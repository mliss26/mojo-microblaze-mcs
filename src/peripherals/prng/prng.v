==> flow/design.v <==
module prng(
    input clk,
    input rst,
    input next,
    input [31:0] seed,
    output [31:0] num
    );
    localparam INIT = 32'b01101011110010110111011010011100;
    reg [31:0] pn_d, pn_q = INIT;
    assign num = pn_q;
    always @(*) begin
        if (next)
            pn_d = {pn_q[30:0], pn_q[30] ^ pn_q[24] ^ pn_q[10] ^ pn_q[6]};
        else
        pn_d = pn_q;
    end
    always @(posedge clk) begin
        if (rst)
            pn_q <= #1 INIT ^ seed;
        else
            pn_q <= #1 pn_d;
    end
endmodule
Reports on prng. What the tools print for prng, step after step. Lines are those of the file above, counted from 1. Operators carry their Yosys type and port widths (W data, S select, Z words). Library cell names are shortened. A cell with - has no value.

Design top: prng. Clock port: clk. Cell library: sky130hd. Library corner: tt_025C_1v80.

After elaboration. Counts by Yosys on the flattened word-level netlist (proc, flatten, opt, wreduce; memories kept). Register bits leave out memories and registers merged into their read ports (data or address). Print and check cells are left out. Cells with the same type and inputs are merged into one.

The entry for output and inout port bits reads 32. Bits of input ports: 35. The figure for elaborated cells is 8. Flip-flop bits (word level): 32.

Reduce/logical cells: 1. For bitwise gates (word level) the number is 4. The entry for multiplexer cells reads 2.

Operators by type and width (count): $mux W32 (2); $not A19 Y19 (1); $xor A1 B1 Y1 (3); $reduce_bool A2 Y1 (1).

Logic depth. Depth = most cells in a row (Yosys ltp): at word level without a register or memory, in the mapped netlist without a sequential cell, where the memories' decode and read muxes count.

Under depth in word-level cells stands 5. The figure for ABC_AREA is 1. Under depth in mapped cells stands 6. For mapped depth without buffers the number is 6.

After synthesis. The flow's flattened synthesis, as Yosys stat reports it; memories are mapped. The netlist is that of the ABC_AREA named above (0 if unset); the other value can give another one.

Cells by type: edfxtp_1 (count 32, total area 960.922 µm²); nand2_1 (count 60, total area 225.216 µm²); o21ai_0 (count 21, total area 105.101 µm²); buf_6 (count 3, total area 33.782 µm²); inv_1 (count 5, total area 18.768 µm²); buf_2 (count 3, total area 15.014 µm²); xnor2_1 (count 1, total area 8.758 µm²); nor2_1 (count 2, total area 7.507 µm²); inv_4 (count 1, total area 6.256 µm²); or2_2 (count 1, total area 6.256 µm²); clkbuf_2 (count 1, total area 5.005 µm²); nand3_1 (count 1, total area 5.005 µm²).

The entry for cell area after synthesis reads 1397.6 µm². For mapped flip-flops the number is 32. Under buffer cells stands 7. The figure for sequential part of the area is 960.9 µm². The figure for mapped cells is 131.

Timing after synthesis. OpenSTA on the mapped netlist: ideal clock, no wires. The path of least setup slack (recovery checks aside). Input and output delay are each 20% of the period. Register names are those of the netlist, which keeps one name where synthesis merged equal registers.

Path type: input to register. Start: input rst. End: register pn_q[0]. Under path slack stands 767 ps. The entry for stages on the path reads 2. The figure for time at the first pin is 432 ps. The figure for path buffers is 1. The entry for path delay reads 960 ps. Required time: 1831 ps. Under arrival stands 1063 ps. The entry for clock period reads 2160 ps. For external input delay the number is 432 ps. Setup time: 329 ps. The figure for synthesis period reached is 1393 ps.

"path delay" = arrival - input delay + setup time. "stages on the path": output pins that drive a net of the path, with the launching flip-flop's if there is one; two outputs of one cell count as two. "synthesis period reached" = period - worst setup slack (recovery checks aside). The figure is calculated, with input and output delays left at 20% of the set period. The rows between start and end are the longest chain of elaborated cells between them; the timing report does not say that the signal goes this way. Where chains are equally long, one stands for them. A line is the first line of the expression or statement that the cell stems from. Yosys adds cells for indexed reads and writes and turns some case tables into memories. The path ends at the enable pin of a flip-flop; only ways to that pin are counted.

Path through: buf_6 > or2_2. Under length of the longest elaborated chain stands 1. The entry for elaborated cells between the ends (all ways) reads 1. Under RTL lines with such cells stands 0. Those cells by class: reduce/logical (1).

RTL lines, path after synthesis: from (decl) (RTL line 3) `input rst,`; $reduce_bool A2 Y1; to (assign) (RTL line 19) `pn_q <= #1 INIT ^ seed;`; to (assign) (RTL line 21) `pn_q <= #1 pn_d;`; to (decl) (RTL line 9) `reg [31:0] pn_d, pn_q = INIT;`.

Worst path after layout. Path of least setup slack in the final report of run A (OpenROAD, finished layout, wires in). Where an end is a register, its clock arrival counts in the times. The report prints the path's times to 10 ps; the period is as set.

Path type: register to output. Start: register pn_q[30]. End: output num[30]. Under path slack stands 280 ps. The entry for clock period reads 1490 ps. The entry for external output delay reads 300 ps. The figure for time at the first pin is 280 ps. Under arrival stands 910 ps. The entry for stages on the path reads 2. Required time: 1190 ps. The figure for path buffers is 1.

Path through: edfxtp_1 > clkdlybuf4s15_1. Under length of the longest elaborated chain stands 0. The entry for elaborated cells between the ends (all ways) reads 0. Under RTL lines with such cells stands 0.

RTL lines, path post-layout: from (decl) (RTL line 9) `reg [31:0] pn_d, pn_q = INIT;`; from (assign) (RTL line 19) `pn_q <= #1 INIT ^ seed;`; from (assign) (RTL line 21) `pn_q <= #1 pn_d;`; to (decl) (RTL line 6) `output [31:0] num`.

Wiki page: prng / flow data

2 stored runs of prng in the flow (synthesis by Yosys, layout by OpenROAD, sky130hd cells), in arbitrary order. Constraints: input delay and output delay 20% of the set period each, output load 0.01 pF. "total power of the final layout" rests on the timing tool's default activity at the inputs, not on a simulated workload.

Run A has these settings: period_ns 1.49; CORE_UTILIZATION 30; SETUP_SLACK_MARGIN 0.29; PLACE_DENSITY_LB_ADDON 0.16; CORE_MARGIN 7; CELL_PAD_IN_SITES_GLOBAL_PLACEMENT 1; CELL_PAD_IN_SITES_DETAIL_PLACEMENT 0; ABC_AREA 1; GPL_TIMING_DRIVEN 1; CAP_MARGIN 5; SLEW_MARGIN 20. The area of the die stands at 6765.9 µm². The total power of the final layout stands at 2.232 mW. The post-route utilization stands at 0.495. The chip area in the Yosys report stands at 1397.6 µm². The worst setup slack after layout is 279 ps. The total negative slack on setup checks is 0 ps.

Run B has these settings: period_ns 2.2; CORE_UTILIZATION 69; CAP_MARGIN 20; CORE_MARGIN 2; SLEW_MARGIN 20. Outcome: stopped before the end: placement reported GPL-0301.
