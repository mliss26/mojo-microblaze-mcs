==> flow/design.v <==
module pdm#(parameter DUTY_BITS = 8) (
    input clk,
    input rst,
    input en,
    input [DUTY_BITS-1:0] duty,
    output pdm
    );
    reg pdm_d, pdm_q;
    reg [DUTY_BITS:0] accumulator_d, accumulator_q;
    assign pdm = pdm_q;
    always @(accumulator_q, duty, en) begin
        if (en) begin
            if (accumulator_q > {DUTY_BITS{1'b1}}) begin
                accumulator_d = accumulator_q - {DUTY_BITS{1'b1}} - 1 + duty;
                pdm_d = 1'b1;
            end else begin
                accumulator_d = accumulator_q + duty;
                pdm_d = 1'b0;
            end
        end else begin
            accumulator_d = accumulator_q;
            pdm_d = 1'b0;
        end
    end
    always @(posedge clk, posedge rst) begin
        if (rst) begin
            accumulator_q <= {(DUTY_BITS+1){1'b0}};
            pdm_q <= 1'b0;
        end else begin
            accumulator_q <= accumulator_d;
            pdm_q <= pdm_d;
        end
    end
endmodule
module pdm_iom#(
    parameter DUTY_BITS = 8,
    parameter PDM_COUNT = 2
    )(
    input clk,
    input rst,
    input io_addr_strobe,
    input io_read_strobe,
    input io_write_strobe,
    input [11:0] io_address,
    input [3:0] io_byte_enable,  
    input [31:0] io_write_data,
    output [31:0] io_read_data,
    output io_ready,
    output [PDM_COUNT-1:0] pdm
    );
    genvar i;
    integer j;
    reg io_ready_q;
    reg [DUTY_BITS-1:0] io_read_data_q;
    reg [PDM_COUNT-1:0] pdm_en;
    reg [DUTY_BITS-1:0] pdm_duty [0:PDM_COUNT-1];
    assign io_read_data = {{(32-DUTY_BITS){1'b0}},io_read_data_q};
    assign io_ready = io_ready_q;
    generate
        for(i = 0; i < PDM_COUNT; i = i+1) begin: gen_pdm_loop
            pdm #(.DUTY_BITS(DUTY_BITS)) pdm_inst (
                .clk(clk),
                .rst(rst),
                .en(pdm_en[i]),
                .duty(pdm_duty[i]),
                .pdm(pdm[i])
            );
        end
    endgenerate
    always @(posedge clk, posedge rst) begin
        if (rst) begin
            pdm_en <= {PDM_COUNT{1'b0}};
            for(j = 0; j < PDM_COUNT; j = j+1)
                pdm_duty[j] <= 8'b0;
            io_read_data_q <= {DUTY_BITS{1'b0}};
            io_ready_q <= 1'b0;
        end else begin
            io_read_data_q <= {DUTY_BITS{1'b0}};
            io_ready_q <= 1'b0;
            if (io_addr_strobe) begin
                if (io_address == 0) begin
                    if (io_read_strobe)
                        io_read_data_q <= {{DUTY_BITS-PDM_COUNT{1'b0}},pdm_en};
                    else if (io_write_strobe)
                        pdm_en <= io_write_data[PDM_COUNT-1:0];
                end
                for(j = 0; j < PDM_COUNT; j = j+1) begin: gen_addr_loop
                    if (io_address == 4*(j+1)) begin
                        if (io_read_strobe)
                            io_read_data_q <= pdm_duty[j];
                        else if (io_write_strobe)
                            pdm_duty[j] <= io_write_data[7:0];
                    end
                end
                io_ready_q <= 1'b1;
            end
        end
    end
endmodule
# Reports on pdm_iom
# The steps from the RTL of pdm_iom to its reports follow in flow order.
# Line numbers count from 1 in the design file above.
# Operators carry their Yosys type and port widths (W data, S select, Z words).
# Not given: n/a
[design]
design = "pdm_iom"
clk_port = "clk"
lib = "sky130hd"
pvt_corner = "tt_025C_1v80"

# After elaboration
# Source: Yosys, flattened and elaborated. Widths are those after wreduce. Registers that Yosys merges into a memory's read port (data or address) are not register bits. Print and check cells do not count. Equal cells are merged and count once.
[word_totals]
reg_bits = 47
in_bits = 53
elab_cells = 40
[op_classes]
eq_ne = 2
logic = 1
reduce_and_logical = 4
mux = 14
compare = 2
add_sub_neg = 8
[op_table]
columns = ["cell", "n"]
rows = [
  ["$mux W8", 5],
  ["$add A9 B8 Y9", 4],
  ["$sub A9 B1 Y9 const B", 2],
  ["$sub A9 B8 Y9 const B", 2],
  ["$gt A9 B8 Y1 const B", 2],
  ["$mux W9", 2],
  ["$eq A12 B3 Y1 const B", 1],
  ["$eq A12 B4 Y1 const B", 1],
  ["$logic_not A12 Y1", 1],
  ["$reduce_and A4 Y1", 3],
  ["$mux W1", 5],
  ["$mux W2", 2],
  ["$not A1 Y1", 1],
]

# Longest topological paths
# Yosys ltp: most cells in a row. Word level: on the elaborated netlist, between registers, memories and ports. Mapped: between sequential cells and ports; inverters and the memories' decode and read muxes count.
[logic_depth]
ltp_word = 7
abc_area = 1
depth_mapped = 9
depth_no_buf = 9

# Mapped cells and area
# Source: synth_stat.txt of the flow (Yosys; design flattened, memories mapped). It holds for the ABC_AREA given above (unset counts as 0); a run with the other value may have another netlist.
[by_type]
columns = ["type", "n", "type_area_um2"]
rows = [
  ["sky130_fd_sc_hd__dfrtp_1", 47, 1.18E+03],
  ["sky130_fd_sc_hd__nand2_1", 81, 304.042],
  ["sky130_fd_sc_hd__buf_4", 27, 202.694],
  ["sky130_fd_sc_hd__ha_1", 16, 200.192],
  ["sky130_fd_sc_hd__inv_1", 44, 165.158],
  ["sky130_fd_sc_hd__nand3_1", 26, 130.125],
  ["sky130_fd_sc_hd__o21ai_1", 22, 110.106],
  ["sky130_fd_sc_hd__a21oi_1", 20, 100.096],
  ["sky130_fd_sc_hd__nor2_1", 21, 78.826],
  ["sky130_fd_sc_hd__nand3_4", 3, 52.55],
  ["sky130_fd_sc_hd__fa_1", 2, 40.038],
  ["sky130_fd_sc_hd__nor2_8", 2, 40.038],
  ["sky130_fd_sc_hd__nand4_1", 6, 37.536],
  ["sky130_fd_sc_hd__buf_6", 3, 33.782],
  ["sky130_fd_sc_hd__nor2_2", 5, 31.28],
  ["sky130_fd_sc_hd__nand3b_1", 3, 22.522],
  ["sky130_fd_sc_hd__o21ai_0", 4, 20.019],
  ["sky130_fd_sc_hd__inv_2", 5, 18.768],
]
# Other cell types: 14; their cells: 20.
[synth_totals]
ff_cells = 47
stdcells = 357
yosys_area_mm2 = 0.0029165
sequential_area_mm2 = 0.0011761

# Worst setup path after synthesis
# Source: OpenSTA report_checks on the synthesized netlist (no wires, ideal clock, input and output delay 20% of the period each), path of least setup slack; recovery checks are left aside. Register names are those of the netlist, which keeps one name where synthesis merged equal registers.
[synth_timing]
kind = "input to register"
from = "input io_address[11]"
to = "register pdm_duty[1][1]"
t_arrival_ps = 1401
clock_period_ps = 3090
t_first_pin_ps = 618
delay_ps = 900
required_ps = 2973
slack_ps = 1572
path_buffers = 1
in_delay_ps = 618
path_stages = 7
synth_period_reached_ps = 1518
# "delay_ps" is the arrival time less input delay plus setup time.
# "path_stages": output pins that drive a net of the path, with the launching flip-flop's if there is one; two outputs of one cell count as two.
# "synth_period_reached_ps" = period - worst setup slack (recovery checks aside). The figure is calculated, with input and output delays left at 20% of the set period.
# The rows between start and end are the longest chain of elaborated cells between them; the timing report does not say that the signal goes this way. Where chains are equally long, one stands for them.
# Each line given opens the expression or statement behind the cell; cells for indexed reads and writes are added by Yosys, which also makes memories of some case tables.
[synth_between]
cell_sequence = "sky130_fd_sc_hd__nor2_2 -> sky130_fd_sc_hd__nand2_2 -> sky130_fd_sc_hd__nor2_8 -> sky130_fd_sc_hd__nand3_4 -> sky130_fd_sc_hd__buf_6 -> sky130_fd_sc_hd__o21ai_1 -> sky130_fd_sc_hd__inv_1"
elab_chain_len = 2
cells_between = 2
cone_lines = 1
[synth_rtl]
columns = ["element", "line", "source"]
rows = [
  ["start: declaration", 44, "input [11:0] io_address,"],
  ["$eq A12 B4 Y1", 88, "if (io_address == 4*(j+1)) begin"],
  ["$reduce_and A4 Y1", "n/a", ""],
  ["end: assignment", 74, "pdm_duty[j] <= 8'b0;"],
  ["end: assignment", 92, "pdm_duty[j] <= io_write_data[7:0];"],
  ["end: declaration", 56, "reg [DUTY_BITS-1:0] pdm_duty [0:PDM_COUNT-1];"],
]

# Path in the finished layout
# From the final timing report of stored run 1: the path of least setup slack in the routed layout; clock arrival at registers is part of the times.
# The report prints the path's times to 10 ps; the period is as set.
[layout_timing]
kind = "input to register"
from = "input io_address[9]"
to = "register io_read_data_q[1]"
in_delay_ps = 580
t_first_pin_ps = 580
slack_ps = 1110
required_ps = 3140
t_arrival_ps = 2040
clock_period_ps = 2910
path_stages = 8
path_buffers = 1
# The rows between start and end are the longest chain of elaborated cells between them; the timing report does not say that the signal goes this way. Where chains are equally long, one stands for them.
# At most two assigning lines are given for a register; there are more.
[layout_between]
cell_sequence = "sky130_fd_sc_hd__clkdlybuf4s50_1 -> sky130_fd_sc_hd__nor2_2 -> sky130_fd_sc_hd__nand2_2 -> sky130_fd_sc_hd__nor2_8 -> sky130_fd_sc_hd__nand3_4 -> sky130_fd_sc_hd__nor2_1 -> sky130_fd_sc_hd__nand2_1 -> sky130_fd_sc_hd__a21oi_1"
elab_chain_len = 7
cells_between = 9
cone_lines = 4
[layout_rtl]
columns = ["element", "line", "source"]
rows = [
  ["start: declaration", 44, "input [11:0] io_address,"],
  ["$logic_not A12 Y1", 81, "if (io_address == 0) begin"],
  ["$mux W2", 81, ""],
  ["$mux W8", 89, "if (io_read_strobe)"],
  ["$mux W8", 88, "if (io_address == 4*(j+1)) begin"],
  ["$mux W8", 89, ""],
  ["$mux W8", 88, ""],
  ["$mux W8", 80, "if (io_addr_strobe) begin"],
  ["end: assignment", 83, "io_read_data_q <= {{DUTY_BITS-PDM_COUNT{1'b0}},pdm_en};"],
  ["end: assignment", 90, "io_read_data_q <= pdm_duty[j];"],
  ["end: declaration", 54, "reg [DUTY_BITS-1:0] io_read_data_q;"],
]

# Top module pdm_iom; platform sky130hd; tools Yosys and OpenROAD; 2 stored runs in no particular order. Input and output delays are each 20% of the period that was set; the output load is 0.01 pF.
# "period_less_ws_ps" = clock period - worst setup slack. The figure is calculated, with input and output delays left at 20% of the set period.
# "critical_path_time_ps": the worst setup path's part of the clock period (all of it between registers, 20% less for each end at a port) less its slack. A launch clock that arrives late makes it longer, a capture clock that arrives late makes it shorter.
# By "power_total_mw" is meant OpenSTA's value without simulated activity: inputs other than the clock are taken to toggle once in ten clock periods, and the tool carries that through the logic.
# "critical_path_time_ps" is known to 10 ps.

[[run]]
name = "stored run 1"
[run.settings]
period_ns = 2.91
CORE_UTILIZATION = 66
PLACE_DENSITY_LB_ADDON = 0.08
TNS_END_PERCENT = 70
ABC_AREA = 1
CTS_CLUSTER_DIAMETER = 189
CAP_MARGIN = 35
SLEW_MARGIN = 40
MAX_ROUTING_LAYER = "met5"
CORE_MARGIN = 2
[run.results]
critical_path_time_ps = 1220
timing.worst_path_kind = "input to register"
synth_chip_area_mm2 = 0.0029165
ws_setup_ps = 1106
final_util_pct = 76.5
period_less_ws_ps = 1804
die_area_mm2 = 0.0049667
hold_worst_slack_ps = 467
timing.setup.tns_ps = 0
power_total_mw = 2.185
cell_area_final_mm2 = 0.0032844

[[run]]
name = "stored run 2"
[run.settings]
period_ns = 2.04
CORE_UTILIZATION = 52
PLACE_DENSITY_LB_ADDON = 0.08
CORE_MARGIN = 3
CELL_PAD_IN_SITES_DETAIL_PLACEMENT = 2
GPL_ROUTABILITY_DRIVEN = 1
CTS_CLUSTER_SIZE = 57
CAP_MARGIN = 25
MIN_ROUTING_LAYER = "met2"
SLEW_MARGIN = 20
[run.results]
outcome = "did not finish, placement stopped with DPL-0033"
